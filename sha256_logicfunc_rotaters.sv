==> flow/design.v <==
module rightrotate6(input clk,reset,
						  input  [31:0]x,
						  output logic [31:0]y);
parameter DIGITS=6;
	always_ff @ (posedge clk)
		begin
			y[31:(32-DIGITS)] <= x[(DIGITS-1):0];
			y[(31-DIGITS):0] <= x[31:DIGITS];
		end
endmodule
module new_rightrotater (input  [31:0]x,
								 output [31:0]y);
parameter DIGITS=6;
assign y = {x[(DIGITS-1):0], x[31:DIGITS]};
endmodule
module rightshifter (input  [31:0]x,
							output [31:0]y);
parameter DIGITS=3;
assign y = x >> DIGITS;							
endmodule
Reports on rightrotate6
What the tools print for rightrotate6, step after step.
Lines are those of the file above, counted from 1.
Library cell names are shortened.
{"block": "inputs", "design": "rightrotate6", "clock": "clk", "library": "sky130hd", "corner": "tt_025C_1v80"}

Word level
Yosys after proc, flatten, opt, wreduce and memory -nomap, before mapping. Enables and synchronous resets that opt folds into registers are not counted as muxes. Memory bits, and registers merged into a memory's read port (data or address), are not among the register bits. Print and check cells are not counted. Equal cells are merged and count once.
{"block": "word_totals", "reg_bits": 32, "in_bits": 34, "wordCells": 1}

Longest topological paths
Depth = most cells in a row (Yosys ltp): at word level without a register or memory, in the mapped netlist without a sequential cell, where the memories' decode and read muxes count.
{"block": "depth", "word_depth": 0, "ABC_AREA": 0, "depth_mapped": 0, "ltp_nobuf": 0}

Mapped cells and area
The flow's flattened synthesis, as Yosys stat reports it; memories are mapped. The netlist is that of the ABC_AREA named above (0 if unset); the other value can give another one.
{"block": "mapped", "stdcells": 32, "yosys_area_um2": 640.6, "ff_cells": 32}
{"block": "types", "cell_type": "dfxtp_1", "n": 32, "type_area_um2": 640.614}

Timing after synthesis
Source: OpenSTA report_checks on the synthesized netlist (no wires, ideal clock, input and output delay 20% of the period each), path of least setup slack; recovery checks are left aside. Register names are those of the netlist, which keeps one name where synthesis merged equal registers.
{"block": "synth_path", "path_kind": "register to output", "start": "register y[0]", "end": "output port y[0]", "tclk_ns": 0.462, "output_delay_ns": 0.092, "launch_ns": 0.000, "t_arrival_ns": 0.331, "slack_ns": 0.039, "delay_ns": 0.331, "stages": 1, "period_less_setup_slack_ns": 0.423}
"delay_ns" is the arrival time less input delay plus setup time.
At an output port there is no setup time.
"stages" counts driving pins, that of a launching flip-flop among them; a cell with two outputs on the path counts twice.
"period_less_setup_slack_ns" = period - worst setup slack (recovery checks aside). The figure is calculated, with input and output delays left at 20% of the set period.
{"block": "synth_between", "path_cell_list": "dfxtp_1", "elab_chain_cells": 0, "cells_between": 0}
{"block": "synth_lines", "element": "from (decl)", "line_no": 3, "text": "output logic [31:0]y);"}
{"block": "synth_lines", "element": "from (assign)", "line_no": 8, "text": "y[(31-DIGITS):0] <= x[31:DIGITS];"}
{"block": "synth_lines", "element": "to (decl)", "line_no": 3}

Path in the finished layout
Path of least setup slack in the final report of run 1 (OpenROAD, finished layout, wires in). Where an end is a register, its clock arrival counts in the times.
{"block": "layout_path", "path_kind": "register to output", "start": "register y[8]", "end": "output port y[8]", "tclk_ns": 0.537, "output_delay_ns": 0.11, "launch_ns": 0.27, "t_arrival_ns": 0.70, "slack_ns": -0.28, "stages": 2}
{"block": "layout_between", "path_cell_list": "dfxtp_2 buf_6", "elab_chain_cells": 0, "cells_between": 0}
{"block": "layout_lines", "element": "from (decl)", "line_no": 3, "text": "output logic [31:0]y);"}
{"block": "layout_lines", "element": "from (assign)", "line_no": 8, "text": "y[(31-DIGITS):0] <= x[31:DIGITS];"}
{"block": "layout_lines", "element": "to (decl)", "line_no": 3}

Memo
Re: implementation data of rightrotate6

Below are 2 stored runs of the flow (Yosys, OpenROAD; platform sky130hd) on rightrotate6, each with its settings and what was measured, unordered. Constraints: input delay and output delay 20% of the set period each, output load 0.01 pF.
"period_reached_ns" means the clock period less the worst setup slack. The figure is calculated, with input and output delays left at 20% of the set period.
"timing.worst_path_ns" = time allowed to the worst setup path (clock period - input delay - output delay, where it has them) - its slack; a late launch clock adds to it, a late capture clock takes from it.
"power_mw" rests on the timing tool's default activity at the inputs, not on a simulated workload.

{"run": "run 1", "settings": { "period_ns": 0.537, "CORE_UTILIZATION": 16, "SETUP_SLACK_MARGIN": 0.12, "PLACE_DENSITY_LB_ADDON": 0.05, "HOLD_SLACK_MARGIN": -0.04, "CORE_ASPECT_RATIO": 0.57, "CORE_MARGIN": 7, "GPL_TIMING_DRIVEN": 0, "GPL_ROUTABILITY_DRIVEN": 1, "CAP_MARGIN": 20, "SLEW_MARGIN": 20 }, "results": { "setup_tns_ns": -8.418, "period_reached_ns": 0.812, "ys_area_um2": 640.6, "ws_hold_ns": 0.269, "power_mw": 4.966, "finish.stdcell_area_um2": 1522.7, "total_die_area_um2": 6041.7, "post_route_util_pct": 39.6, "ws_setup_ns": -0.275, "timing.worst_path_ns": 0.70, "worst_setup_path_type": "register to output" }}
{"run": "run 2", "settings": { "period_ns": 0.474, "CORE_UTILIZATION": 55, "PLACE_DENSITY": 0.91, "CORE_ASPECT_RATIO": 1.56, "CELL_PAD_IN_SITES_GLOBAL_PLACEMENT": 3, "CELL_PAD_IN_SITES_DETAIL_PLACEMENT": 0, "GPL_TIMING_DRIVEN": 0, "GPL_ROUTABILITY_DRIVEN": 1, "CTS_CLUSTER_DIAMETER": 60, "SLEW_MARGIN": 25, "MIN_ROUTING_LAYER": "met1", "MAX_ROUTING_LAYER": "met5", "CAP_MARGIN": 20, "CORE_MARGIN": 2 }, "outcome": "did not finish, floorplanning stopped with PDN-0185"}
